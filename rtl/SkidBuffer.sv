==> flow/design.v <==
`default_nettype none
module SkidBuffer # (
  parameter int DLEN    = 8  
)(
  input var                     clk,
  input var                     rstn,
  input var                     i_valid,
  output var logic              o_ready,
  input var         [DLEN-1:0]  i_data,
  output var logic              o_valid,
  input var                     i_ready,
  output var logic  [DLEN-1:0]  o_data
);
logic ihs;
logic valid_buf;
always_ff @(posedge clk) begin
  if (!rstn) begin
    valid_buf <= 0;
  end else begin
    if (ihs && !i_ready) begin
      valid_buf <= 1;
    end else if (i_ready) begin
      valid_buf <= 0;
    end else begin
      valid_buf <= valid_buf;
    end
  end
end
always_comb begin
  o_ready = ~valid_buf;
end
logic ohs;
always_comb begin
  ihs = i_valid & o_ready;
  ohs = o_valid & i_ready;
end
logic [DLEN-1:0] data_buf;
always_ff @(posedge clk) begin
  if (!rstn) begin
    data_buf <= 0;
  end else begin
    if (i_valid && !i_ready) begin
      data_buf <= i_data;
    end else if (ohs) begin
      data_buf <= 0;
    end else begin
      data_buf <= data_buf;
    end
  end
end
always_comb begin
  o_valid = i_valid | valid_buf;
end
always_comb begin
  if (valid_buf) begin
    o_data = data_buf;
  end else if (i_valid) begin
    o_data = i_data;
  end else begin
    o_data = 0;
  end
end
endmodule
# From RTL to reports: SkidBuffer
# Tool output for the design above, in the order of the flow.
# Line numbers count from 1 in the design file above.
# Library cell names are shortened.
# The mark -- stands for no value.
[inputs]
top_module = "SkidBuffer"
clock_port = "clk"
library = "sky130hd"
corner = "tt_025C_1v80"

# Word-level counts
# Counts by Yosys on the flattened word-level netlist (proc, flatten, opt, wreduce; memories kept). Register bits leave out memories and registers merged into their read ports (data or address). Print and check cells are left out. Cells with the same type and inputs are merged into one.
[bits]
regBits = 9
inputBits = 12
[op_classes]
mux = 6
logic = 4
reduce_logical = 5
[op_table]
columns = ["op", "n"]
rows = [
  ["8-bit two-way mux", 4],
  ["2-bit nonzero test", 2],
  ["1-bit bitwise AND", 2],
  ["1-bit logical AND", 2],
  ["1-bit two-way mux", 2],
  ["1-bit OR", 1],
  ["1-bit NOT", 1],
  ["1-bit zero test", 1],
]

# Logic depth
# Longest topological path by Yosys (ltp), each cell counted once; first at word level (registers and memories cut), then after technology mapping (sequential cells cut; the memories' decode and read muxes count).
[depth]
depth_word = 4
ABC_AREA = 0
ltp_mapped = 4
ltp_nobuf = 2

# Netlist
# Source: synth_stat.txt of the flow (Yosys; design flattened, memories mapped). It holds for the ABC_AREA given above (unset counts as 0); a run with the other value may have another netlist.
# Totals and module areas in this step are rounded.
[by_type]
columns = ["cell", "n", "type_area_um2"]
rows = [
  ["dfxtp_1", 9, 180.173],
  ["nand2_1", 24, 90.086],
  ["o22ai_1", 7, 43.792],
  ["o21ai_0", 8, 40.038],
  ["buf_6", 3, 33.782],
  ["a21o_4", 1, 15.014],
  ["nor2b_4", 1, 13.763],
  ["o22ai_2", 1, 12.512],
  ["nand2b_2", 1, 8.758],
  ["buf_4", 1, 7.507],
  ["or2_1", 1, 6.256],
  ["buf_2", 1, 5.005],
  ["inv_1", 1, 3.754],
]
[synth_totals]
cells = 59
mapped_area_um2 = 460
ffs = 9
buffers = 5

# Path before layout
# OpenSTA on the mapped netlist: ideal clock, no wires. The path of least setup slack (recovery checks aside). Input and output delay are each 20% of the period. Register names are those of the netlist, which keeps one name where synthesis merged equal registers.
[synth_path]
path_kind = "reg-to-output"
start = "register valid_buf"
end = "output port o_data[6]"
tclk_ns = 1.79
arrival_ns = 0.864
path_slack_ns = 0.568
path_delay_ns = 0.864
path_stages = 4
synth_period_reached_ns = 1.222
# "path_delay_ns" = arrival - input delay + setup time.
# At an output port there is no setup time.
# "path_stages": output pins that drive a net of the path, with the launching flip-flop's if there is one; two outputs of one cell count as two.
# "synth_period_reached_ns" = period - worst setup slack (recovery checks aside). The figure is calculated, with input and output delays left at 20% of the set period.
# The rows between start and end are the longest chain of elaborated cells between them; the timing report does not say that the signal goes this way. Where chains are equally long, one stands for them.
# Each line given opens the expression or statement behind the cell; cells for indexed reads and writes are added by Yosys, which also makes memories of some case tables.
# A register here has more assigning lines than the two given.
[synth_between]
cell_sequence = "dfxtp_1 > buf_6 > buf_2 > o21ai_0"
elab_chain_len = 1
cone_cells = 1
cone_lines = 1
[synth_rtl]
columns = ["element", "line_no", "text"]
rows = [
  ["from (decl)", 15, "logic valid_buf;"],
  ["from (assign)", 18, "valid_buf <= 0;"],
  ["from (assign)", 25, "valid_buf <= valid_buf;"],
  ["8-bit two-way mux", 55, "if (valid_buf) begin"],
  ["to (decl)", 12, "output var logic  [DLEN-1:0]  o_data"],
]

# Worst path after layout
# From the final timing report of entry A: the path of least setup slack in the routed layout; clock arrival at registers is part of the times.
[layout_path]
path_kind = "reg-to-output"
start = "register valid_buf"
end = "output port o_valid"
tclk_ns = 0.699
arrival_ns = 1.09
path_slack_ns = -0.53
path_stages = 4
# The rows between start and end are the longest chain of elaborated cells between them; the timing report does not say that the signal goes this way. Where chains are equally long, one stands for them.
# A register here has more assigning lines than the two given.
[layout_between]
cell_sequence = "dfxtp_2 > buf_12 > or2_4 > buf_6"
elab_chain_len = 1
cone_cells = 1
cone_lines = 1
[layout_rtl]
columns = ["element", "line_no", "text"]
rows = [
  ["from (decl)", 15, "logic valid_buf;"],
  ["from (assign)", 18, "valid_buf <= 0;"],
  ["from (assign)", 25, "valid_buf <= valid_buf;"],
  ["1-bit OR", 52, "o_valid = i_valid | valid_buf;"],
  ["to (decl)", 10, "output var logic              o_valid,"],
]

# Record of 2 stored runs of the RTL-to-layout flow on SkidBuffer, platform sky130hd. The runs are unordered. Constraints: input delay and output delay 20% of the set period each, output load 0.01 pF.
# By "achieved_period_ns" is meant the clock period of the run minus its worst setup slack. This is arithmetic on one report: input and output delays are still those of the set period (20% each).
# "worst_path_time_ns" = time allowed to the worst setup path (clock period - input delay - output delay, where it has them) - its slack; a late launch clock adds to it, a late capture clock takes from it.
# "power.total_mw": no workload was simulated; the value follows from the tool's default switching activity.
# The results are shown rounded.

[[run]]
name = "entry A"
[run.settings]
period_ns = 0.699
CORE_UTILIZATION = 23
PLACE_DENSITY_LB_ADDON = 0.04
GPL_TIMING_DRIVEN = 1
CTS_CLUSTER_DIAMETER = 111
CAP_MARGIN = 30
CORE_MARGIN = 2
SLEW_MARGIN = 20
[run.results]
design.die.area_um2 = 2380
worst_path_time_ns = 1.09
worst_setup_path_type = "reg-to-output"
setupTns_ns = -6.28
cell_area_final_um2 = 815
worst_hold_slack_ns = 0.474
achieved_period_ns = 1.225
util_pct = 42.4
ys_area_um2 = 460
final_setup_ws_ns = -0.526
power.total_mw = 1.29

[[run]]
name = "entry B"
[run.settings]
period_ns = 1.76
CORE_UTILIZATION = 67
SETUP_SLACK_MARGIN = 0.01
PLACE_DENSITY_LB_ADDON = 0.29
CORE_MARGIN = 5
CELL_PAD_IN_SITES_DETAIL_PLACEMENT = 1
TNS_END_PERCENT = 40
GPL_TIMING_DRIVEN = 1
CTS_CLUSTER_SIZE = 26
CAP_MARGIN = 20
SLEW_MARGIN = 20
[run.results]
outcome = "no final report: floorplanning broke off with PDN-0185"
