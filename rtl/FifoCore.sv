==> flow/design.v <==
`default_nettype none
module FifoCore # (
  parameter int ALEN = 8,
  parameter int DLEN = 8,
  parameter int INCR = 1
)(
  input var                     clk,
  input var                     rstn,
  input var                     i_wen,
  input var         [DLEN-1:0]  i_wdata,
  output var logic              o_wfull,
  output var logic              o_woverflow,
  input var                     i_ren,
  output var logic  [DLEN-1:0]  o_rdata,
  output var logic              o_rempty,
  output var logic              o_runderflow
);
logic [ALEN-1:0]  waddr;
logic [ALEN:0]    wptr;
logic [ALEN-1:0]  raddr;
logic [ALEN:0]    rptr;
logic ram_wen;
WrPtr # (
  .ALEN (ALEN),
  .INCR (INCR)
) u_WR (
  .clk          (clk),
  .rstn         (rstn),
  .i_wen        (i_wen),
  .o_waddr      (waddr),
  .o_wptr       (wptr),
  .i_rptr       (rptr),
  .o_wfull      (o_wfull),
  .o_woverflow  (o_woverflow),
  .o_ram_wen    (ram_wen)
);
logic ram_ren;
RdPtr # (
  .ALEN (ALEN),
  .INCR (INCR)
) u_RD (
  .clk          (clk),
  .rstn         (rstn),
  .i_ren        (i_ren),
  .o_raddr      (raddr),
  .o_rptr       (rptr),
  .i_wptr       (wptr),
  .o_rempty     (o_rempty),
  .o_runderflow (o_runderflow),
  .o_ram_ren    (ram_ren)
);
SdpRam1 # (
  .DLEN (DLEN),
  .ALEN (ALEN),
  .OREG (1)
) u_RAM (
  .clk      (clk),
  .rstn     (rstn),
  .i_wen    (ram_wen),
  .i_waddr  (waddr),
  .i_wdata  (i_wdata),
  .i_ren    (ram_ren),
  .i_raddr  (raddr),
  .o_rdata  (o_rdata)
);
endmodule
`default_nettype none
module RdPtr # (
  parameter int ALEN = 8,
  parameter int INCR = 1
)(
  input var                     clk,
  input var                     rstn,
  input var                     i_ren,
  output var logic  [ALEN-1:0]  o_raddr,
  output var logic  [ALEN:0]    o_rptr,
  input var         [ALEN:0]    i_wptr,
  output var logic              o_rempty,
  output var logic              o_runderflow,
  output var logic              o_ram_ren
);
logic [ALEN:0]  next_rptr;
always_comb begin
  next_rptr = o_rptr + INCR[ALEN:0];
end
logic next_rempty;
always_comb begin
  next_rempty = next_rptr == i_wptr;
end
always_comb begin
  o_ram_ren = i_ren & ~o_rempty;
end
logic [ALEN:0]  rptr_d;
always_comb begin
  if (o_ram_ren) begin
    rptr_d = o_rptr + INCR[ALEN-1:0];
  end else begin
    rptr_d = o_rptr;
  end
end
always_ff @(posedge clk) begin
  if (!rstn) begin
    o_rptr <= 0;
  end else begin
    o_rptr <= rptr_d;
  end
end
assign o_raddr = o_rptr[ALEN-1:0];
always_ff @(posedge clk) begin
  if (!rstn) begin
    o_rempty <= 1;
  end else begin
    if (o_rempty) begin
      o_rempty <= i_wptr == o_rptr;
    end else begin
      o_rempty <= next_rempty & i_ren;
    end
  end
end
always_ff @(posedge clk) begin
  if (!rstn) begin
    o_runderflow <= 0;
  end else begin
    if (i_ren & o_rempty) begin
      o_runderflow <= 1;
    end else begin
      o_runderflow <= o_runderflow;
    end
  end
end
endmodule
`default_nettype none
module SdpRam1 # (
  parameter int DLEN = 8,
  parameter int ALEN = 1,
  parameter bit OREG = 1
)(
  input var                     clk,
  input var                     rstn,
  input var                     i_wen,
  input var         [ALEN-1:0]  i_waddr,
  input var         [DLEN-1:0]  i_wdata,
  input var                     i_ren,
  input var         [ALEN-1:0]  i_raddr,
  output var logic  [DLEN-1:0]  o_rdata
);
logic [DLEN-1:0] ram[2 ** ALEN];
always_ff @(posedge clk) begin
  if (i_wen) begin
      ram[i_waddr[ALEN-1:0]] <= i_wdata[DLEN-1:0];
  end else begin
    ram[i_waddr] <= ram[i_waddr];
  end
end
generate
  if (OREG) begin: g_ff
    always_ff @(posedge clk) begin
      if (!rstn) begin
        o_rdata <= 0;
      end else begin
        if (i_ren) begin
          o_rdata <= ram[i_raddr[ALEN-1:0]];
        end else begin
          o_rdata <= o_rdata;
        end
      end
    end
  end else begin: g_comb
    always_comb begin
      if (i_ren) begin
          o_rdata = ram[i_raddr[ALEN-1:0]];
      end else begin
        o_rdata = 0;
      end
    end
  end
endgenerate
endmodule
`default_nettype none
module WrPtr # (
  parameter int ALEN = 8,
  parameter int INCR = 1
)(
  input var                     clk,
  input var                     rstn,
  input var                     i_wen,
  output var logic  [ALEN-1:0]  o_waddr,
  output var logic  [ALEN:0]    o_wptr,
  input var         [ALEN:0]    i_rptr,
  output var logic              o_wfull,
  output var logic              o_woverflow,
  output var logic              o_ram_wen
);
logic [ALEN:0]  next_wptr;
always_comb begin
  next_wptr = o_wptr + INCR[ALEN:0];
end
logic next_wfull;
always_comb begin
  next_wfull = {~next_wptr[ALEN], next_wptr[ALEN-1:0]} == i_rptr;
end
always_comb begin
  o_ram_wen = i_wen & ~o_wfull;
end
logic [ALEN:0]  wptr_d;
always_comb begin
  if (o_ram_wen) begin
    wptr_d = next_wptr;
  end else begin
    wptr_d = o_wptr;
  end
end
always_ff @(posedge clk) begin
  if (!rstn) begin
    o_wptr <= 0;
  end else begin
    o_wptr <= wptr_d;
  end
end
assign o_waddr = o_wptr[ALEN-1:0];
always_ff @(posedge clk) begin
  if (!rstn) begin
    o_wfull <= 0;
  end else begin
    if (o_wfull) begin
      o_wfull <= i_rptr == {~o_wptr[ALEN], o_wptr[ALEN-1:0]};
    end else if (next_wfull) begin
      o_wfull <= i_wen;
    end else begin
      o_wfull <= o_wfull;
    end
  end
end
always_ff @(posedge clk) begin
  if (!rstn) begin
    o_woverflow <= 0;
  end else begin
    if (i_wen & o_wfull) begin
      o_woverflow <= 1;
    end else begin
      o_woverflow <= o_woverflow;
    end
  end
end
endmodule
From RTL to reports: FifoCore --
Tool output for the design above, in the order of the flow. Lines are those of the file above, counted from 1. Operators: Yosys type, input widths -> output width; for muxes data width and select width s. Cell names lack the library's common part. Not given: -
Inputs: design top FifoCore, clock port clk, cell library sky130hd, timing corner tt_025C_1v80

Word-level counts --
Counts by Yosys on the flattened word-level netlist (proc, flatten, opt, wreduce; memories kept). Register bits leave out memories and registers merged into their read ports (data or address); mux counts leave out enables and synchronous resets folded into registers. Print and check cells are left out. Yosys's memory passes give these memory sizes; they may raise the number of words (mostly to a power of two), join words into wider ones and drop unused or constant bits.
Storage and ports: register bits after elaboration 22, memory bits (writable) 2048, clocked read ports x word width 8, memories kept 1, input port bits 12, output and inout port bits 12, word-level cells 35
Memory list:
- u_RAM.ram | words 256, bits a word 8, rd ports 1, wr ports 1, RTL line 147 | logic [DLEN-1:0] ram[2 ** ALEN];
Cells by class: $add $sub $neg 3, equal/unequal tests 5, multiplexer cells 8, bitwise operators 10, reduce/logical cells 2
Operators by type and width (count):
- $eq 9x9->1 | 4
- $add 9x1->9 const B | 3
- $mux 8 | 3
- $and 1x1->1 | 5
- $mux 1 | 5
- $not 1->1 | 4
- $reduce_and 2->1 | 1
- $ne 1x1->1 const B | 1
- $or 1x1->1 | 1
- $logic_not 1->1 | 1

Logic depth --
Yosys ltp: most cells in a row. Word level: on the elaborated netlist, between registers, memories and ports. Mapped: between sequential cells and ports; inverters and the memories' decode and read muxes count.
Depth: word-level depth 5, ABC_AREA 1, mapped depth 18, depth with buffers taken out 15

Mapped cells and area --
Yosys stat after the flow's synthesis: flattened, memories mapped to cells. It holds for the ABC_AREA given above (unset counts as 0); a run with the other value may have another netlist.
Synthesis totals: cells in the netlist 7965, synthesis area 87393.8 sq um, sequential area 62099.6 sq um, flip-flop cells 2078, buffers 486
Cells by type:
- edfxtp_1 | count 2048, total area 6.15E+04 sq um
- nand2_1 | count 1746, total area 6.55E+03 sq um
- nor2_1 | count 1334, total area 5.01E+03 sq um
- nand3_1 | count 974, total area 4.87E+03 sq um
- inv_1 | count 579, total area 2.17E+03 sq um
- o21ai_0 | count 386, total area 1.93E+03 sq um
- o21ai_1 | count 183, total area 915.878 sq um
- buf_2 | count 147, total area 735.706 sq um
- clkbuf_1 | count 193, total area 724.445 sq um
- o211ai_1 | count 86, total area 645.619 sq um
- dfxtp_1 | count 30, total area 600.576 sq um
- buf_4 | count 57, total area 427.91 sq um
- buf_6 | count 27, total area 304.042 sq um
- a21oi_1 | count 51, total area 255.245 sq um
- buf_1 | count 59, total area 221.462 sq um
- xor2_1 | count 15, total area 131.376 sq um
- ha_1 | count 5, total area 62.56 sq um
- xnor2_1 | count 7, total area 61.309 sq um
Not listed: further types 15, cells in them 38.

Worst setup path after synthesis --
OpenSTA on the mapped netlist: ideal clock, no wires. The path of least setup slack (recovery checks aside). Input and output delay are each 20% of the period. Register names are those of the netlist, which keeps one name where synthesis merged equal registers.
Timing path post-synthesis: path kind input to register, start input port i_wen, end memory u_RAM.ram[163][0], period 3880 ps, input delay 776 ps, setup time 370 ps, time at the first pin 776 ps, arrival time 2111 ps, data required time 3510 ps, setup slack 1398 ps, path delay 1705 ps, driving pins on the path 6, buffers on the path 2, synthesis period reached 2482 ps
"path delay" is the arrival time less input delay plus setup time. "driving pins on the path": output pins that drive a net of the path, with the launching flip-flop's if there is one; two outputs of one cell count as two. "synthesis period reached" = period - worst setup slack (recovery checks aside). The figure is calculated, with input and output delays left at 20% of the set period. The rows between start and end are the longest chain of elaborated cells between them; the timing report does not say that the signal goes this way. Where chains are equally long, one stands for them. A line is the first line of the expression or statement that the cell stems from. Yosys adds cells for indexed reads and writes and turns some case tables into memories. The path ends at the enable pin of a flip-flop; only ways to that pin are counted.
On the way, post-synthesis: path through inv_1 nor2_1 clkbuf_1 nand3_1 clkbuf_1 nor2_1, length of the longest elaborated chain 4, elaborated cells between the ends (all ways) 6, source lines of those cells 2, those cells by class 1 x eq/ne; 2 x mux; 2 x logic; 1 x reduce/logical
Ends and longest elaborated chain, post-synthesis:
- start, declared | RTL line 9 | input var                     i_wen,
- $and 1x1->1 | RTL line 203 | o_ram_wen = i_wen & ~o_wfull;
- $ne 1x1->1
- $reduce_and 2->1
- $or 1x1->1
- end, declared | RTL line 147 | logic [DLEN-1:0] ram[2 ** ALEN];

Timing after layout --
Path of least setup slack in the final report of record 1 (OpenROAD, finished layout, wires in). Where an end is a register, its clock arrival counts in the times. The path's times are printed in steps of 10 ps; the period is the one set.
Timing path after layout: path kind register to register, start register u_RD.o_rptr[0], end register u_RAM.o_rdata[5], period 1930 ps, setup time 60 ps, time at the first pin 860 ps, arrival time 3630 ps, data required time 2730 ps, setup slack -900 ps, driving pins on the path 18, buffers on the path 5
On the way, after layout: path through dfxtp_4 buf_12 buf_6 buf_12 nor2_1 nor2_1 o21ai_0 nand3_1 nand3_1 a21oi_1 buf_4 nor2_2 buf_4 nand2_1 nand3_2 nand3_1 nand2_1 inv_1
Ends and longest elaborated chain, after layout:
- start, declared | RTL line 76 | output var logic  [ALEN:0]    o_rptr,
- start, assigned | RTL line 103 | o_rptr <= 0;
- start, assigned | RTL line 105 | o_rptr <= rptr_d;
- end, declared | RTL line 145 | output var logic  [DLEN-1:0]  o_rdata
No chain of elaborated cells between the ends is given.

Module FifoCore, platform sky130hd: 2 stored runs of the flow (Yosys, OpenROAD) with differing settings, in no particular order. Input and output delays are each 20% of the period that was set; the output load is 0.01 pF.
"achieved clock period" = clock period - worst setup slack. The figure is calculated, with input and output delays left at 20% of the set period.
"time used up by the worst setup path" = time allowed to the worst setup path (clock period - input delay - output delay, where it has them) - its slack; a late launch clock adds to it, a late capture clock takes from it.
"power consumption" is the tool's figure for a default switching activity; nothing was simulated.
"time used up by the worst setup path" is given in steps of 10 ps.

[record 1] flow files
==> flow/run.sh <==
#!/bin/bash
# the make line also repeats the synthesis and layout settings of config.mk as NAME=value (left out here)
make -C /OpenROAD-flow-scripts/flow DESIGN_CONFIG=/design/flow/config.mk WORK_HOME=/design/flow/orfs CLKGATE_MAP_FILE= finish
==> flow/config.mk <==
export PLATFORM = sky130hd
export DESIGN_NAME = FifoCore
export DESIGN_NICKNAME = FifoCore
export VERILOG_FILES = /design/flow/design.v
export SDC_FILE = /design/flow/constraint.sdc
export NUM_CORES = 4
export LEC_CHECK = 0
export ABC_AREA = 1
export CAP_MARGIN = 20
export CELL_PAD_IN_SITES_DETAIL_PLACEMENT = 1
export CORE_MARGIN = 3
export CORE_UTILIZATION = 51
export CTS_CLUSTER_DIAMETER = 93
export GPL_TIMING_DRIVEN = 1
export MAX_ROUTING_LAYER = met5
export PLACE_DENSITY = 0.62
export SETUP_SLACK_MARGIN = 0.46
export SLEW_MARGIN = 10
==> flow/constraint.sdc <==
create_clock -name core_clock -period 1.93 [get_ports {clk}]
set_input_delay 0.3860 -clock core_clock [delete_from_list [all_inputs] [get_ports {clk}]]
set_output_delay 0.3860 -clock core_clock [all_outputs]
set_load 0.01 [all_outputs]

[record 1] result: post-route setup TNS -24,430 ps; power consumption 0.101364 W; time used up by the worst setup path 2,830 ps; worst setup path type register to register; worst-case hold slack 394 ps; standard-cell area of the final layout 107,200.0 sq um; cell area after synthesis 87,393.8 sq um; setup slack of the worst path -901 ps; achieved clock period 2,831 ps; area inside the die boundary 176,362.0 sq um; utilization in the final report 0.631

[record 2] flow files
==> flow/run.sh <==
#!/bin/bash
# the make line also repeats the synthesis and layout settings of config.mk as NAME=value (left out here)
make -C /OpenROAD-flow-scripts/flow DESIGN_CONFIG=/design/flow/config.mk WORK_HOME=/design/flow/orfs CLKGATE_MAP_FILE= finish
==> flow/config.mk <==
export PLATFORM = sky130hd
export DESIGN_NAME = FifoCore
export DESIGN_NICKNAME = FifoCore
export VERILOG_FILES = /design/flow/design.v
export SDC_FILE = /design/flow/constraint.sdc
export NUM_CORES = 4
export LEC_CHECK = 0
export CAP_MARGIN = 15
export CELL_PAD_IN_SITES_DETAIL_PLACEMENT = 0
export CELL_PAD_IN_SITES_GLOBAL_PLACEMENT = 1
export CORE_ASPECT_RATIO = 1.42
export CORE_MARGIN = 2
export CORE_UTILIZATION = 20
export CTS_CLUSTER_DIAMETER = 341
export GPL_TIMING_DRIVEN = 1
export HOLD_SLACK_MARGIN = 0.06
export PLACE_DENSITY_LB_ADDON = 0.08
export SETUP_SLACK_MARGIN = -0.03
export SLEW_MARGIN = 20
export TNS_END_PERCENT = 75
==> flow/constraint.sdc <==
create_clock -name core_clock -period 2.38 [get_ports {clk}]
set_input_delay 0.4760 -clock core_clock [delete_from_list [all_inputs] [get_ports {clk}]]
set_output_delay 0.4760 -clock core_clock [all_outputs]
set_load 0.01 [all_outputs]

[record 2] result: time used up by the worst setup path 3,060 ps; worst setup path type register to register; worst-case hold slack 302 ps; setup slack of the worst path -678 ps; standard-cell area of the final layout 105,466.0 sq um; cell area after synthesis 81,929.8 sq um; achieved clock period 3,058 ps; power consumption 0.082671 W; area inside the die boundary 414,866.0 sq um; utilization in the final report 0.258; post-route setup TNS -4,983 ps
